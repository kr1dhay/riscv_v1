==> flow/design.v <==
module program_counter (
    input  logic        clk,
    input  logic        rst,
    input  logic        PCsrc,
    input  logic [31:0] ImmOp,
    output logic [31:0] PC
);
    logic [31:0] branch_PC;
    logic [31:0] inc_PC;
    logic [31:0] next_PC;
    assign branch_PC = PC + ImmOp;
    assign inc_PC = PC + 32'd4;
    assign next_PC = PCsrc ? branch_PC : inc_PC;
    always_ff @(posedge clk) begin
        if (rst) PC <= 32'd0;
        else PC <= next_PC;
    end
endmodule
* Reports on program_counter
Tool output for the design above, in the order of the flow.
Line numbers count from 1 in the design file above.
Operators carry their Yosys type and port widths (W data, S select, Z words).
Cell names lack the library's common part.
Not given: --
- Top module :: program_counter
- Clock input :: clk
- Cell library :: sky130hd
- Timing corner :: tt_025C_1v80

* After elaboration
Source: Yosys, flattened and elaborated, memories not mapped. Widths are those after wreduce; folded enables and synchronous resets count as part of the registers. Registers that Yosys merges into a memory's read port (data or address) are not register bits. Print and check cells do not count. Equal cells are merged and count once.
- Add/subtract/negate cells :: 2
- Muxes and demuxes :: 1
** Operators with widths (number)
- $add A32 B3 Y32 const B :: 1
- $add A32 B32 Y32 :: 1
- $mux W32 :: 1
- Register bits after elaboration :: 32
- Bits of input ports :: 35
- Elaborated cells :: 4

* Longest topological paths
Yosys ltp: most cells in a row. Word level: on the elaborated netlist, between registers, memories and ports. Mapped: between sequential cells and ports; inverters and the memories' decode and read muxes count.
- Depth in word-level cells :: 2
- ABC_AREA :: 0
- Gate-level depth with buffers :: 11
- Mapped depth without buffers :: 11

* After synthesis
The flow's flattened synthesis, as Yosys stat reports it; memories are mapped. The netlist is that of the ABC_AREA named above (0 if unset); the other value can give another one.
Totals and module areas in this step are rounded.
** Cells by type
- dfxtp_1 :: number 32, total area 640.614 um2
- ha_1 :: number 32, total area 400.384 um2
- xnor2_1 :: number 31, total area 271.51 um2
- nor2_1 :: number 55, total area 206.448 um2
- a211oi_1 :: number 24, total area 180.173 um2
- xor2_1 :: number 19, total area 166.41 um2
- a21oi_1 :: number 31, total area 155.149 um2
- nand2_1 :: number 35, total area 131.376 um2
- a21o_1 :: number 17, total area 127.622 um2
- nand3_1 :: number 19, total area 95.091 um2
- o21ai_0 :: number 16, total area 80.077 um2
- inv_1 :: number 14, total area 52.55 um2
- clkbuf_1 :: number 13, total area 48.797 um2
- and4_1 :: number 5, total area 43.792 um2
- nor2b_1 :: number 6, total area 37.536 um2
- nor3_1 :: number 7, total area 35.034 um2
- o2111ai_1 :: number 4, total area 35.034 um2
- nand4_1 :: number 5, total area 31.28 um2
Not listed: further types 41, cells in them 73.
- Cell count :: 438
- Mapped area :: 3300 um2
- Flip-flop cells :: 32
- Buffers :: 16

* Worst setup path after synthesis
Path of least setup slack by OpenSTA after synthesis, without wires, with an ideal clock, recovery checks aside; 20% of the period is set as input and as output delay. Where synthesis merged equal registers, the netlist keeps one of their names.
- Path type :: input -> register
- Start :: input port ImmOp[9]
- End :: register PC[31]
- Period :: 3540 ps
- Library setup time :: 121 ps
- Launch time at the first pin :: 708 ps
- Data arrival time :: 2602 ps
- Required time :: 3419 ps
- Path slack :: 817 ps
- Delay of the path :: 2015 ps
- Stages on the path :: 9
- Buffers on the path :: 0
- Synthesis period reached :: 2723 ps
"delay of the path" = arrival - input delay + setup time.
"stages on the path" counts driving pins, that of a launching flip-flop among them; a cell with two outputs on the path counts twice.
"synthesis period reached" is the clock period less the worst setup slack; recovery checks do not enter. This is arithmetic on one report: input and output delays are still those of the set period (20% each).
The rows between start and end are the longest chain of elaborated cells between them; the timing report does not say that the signal goes this way. Where chains are equally long, one stands for them.
Each line given opens the expression or statement behind the cell; cells for indexed reads and writes are added by Yosys, which also makes memories of some case tables.
- Path through :: ha_1 > and3_4 > a41o_1 > nor3_4 > a21oi_2 > a311oi_2 > o2111ai_1 > nor3b_2 > mux2_4
- Cells in the longest elaborated chain :: 2
- Elaborated cells on any way between the ends :: 2
- Those cells by class :: 1 x add/sub; 1 x mux
** RTL lines, path post-synthesis
- start: declaration :: RTL line 5 : input  logic [31:0] ImmOp,
- $add A32 B32 Y32 :: RTL line 11 : assign branch_PC = PC + ImmOp;
- $mux W32 :: RTL line 13 : assign next_PC = PCsrc ? branch_PC : inc_PC;
- end: assignment :: RTL line 15 : if (rst) PC <= 32'd0;
- end: assignment :: RTL line 16 : else PC <= next_PC;
- end: declaration :: RTL line 6 : output logic [31:0] PC

Stored flow runs of program_counter (2 of them; Yosys, OpenROAD, sky130hd). They differ in their settings and are not a sequence. Constraints: input delay and output delay 20% of the set period each, output load 0.01 pF.

** Entry A
- Settings :: period_ns=1.73; CORE_UTILIZATION=59; GPL_TIMING_DRIVEN=1; CTS_CLUSTER_SIZE=88; CTS_CLUSTER_DIAMETER=277; CAP_MARGIN=20; CORE_MARGIN=2; SLEW_MARGIN=20
- Outcome :: no final report: placement broke off with DPL-0033

** Entry B
- Settings :: period_ns=3.01; CORE_UTILIZATION=71; PLACE_DENSITY_LB_ADDON=0.07; CORE_MARGIN=2; CELL_PAD_IN_SITES_GLOBAL_PLACEMENT=3; TNS_END_PERCENT=100; GPL_ROUTABILITY_DRIVEN=0; CTS_CLUSTER_SIZE=10; CTS_CLUSTER_DIAMETER=357; SLEW_MARGIN=15; MIN_ROUTING_LAYER=met1; MAX_ROUTING_LAYER=met5; CAP_MARGIN=20
- Outcome :: no final report: placement broke off with FLW-0024
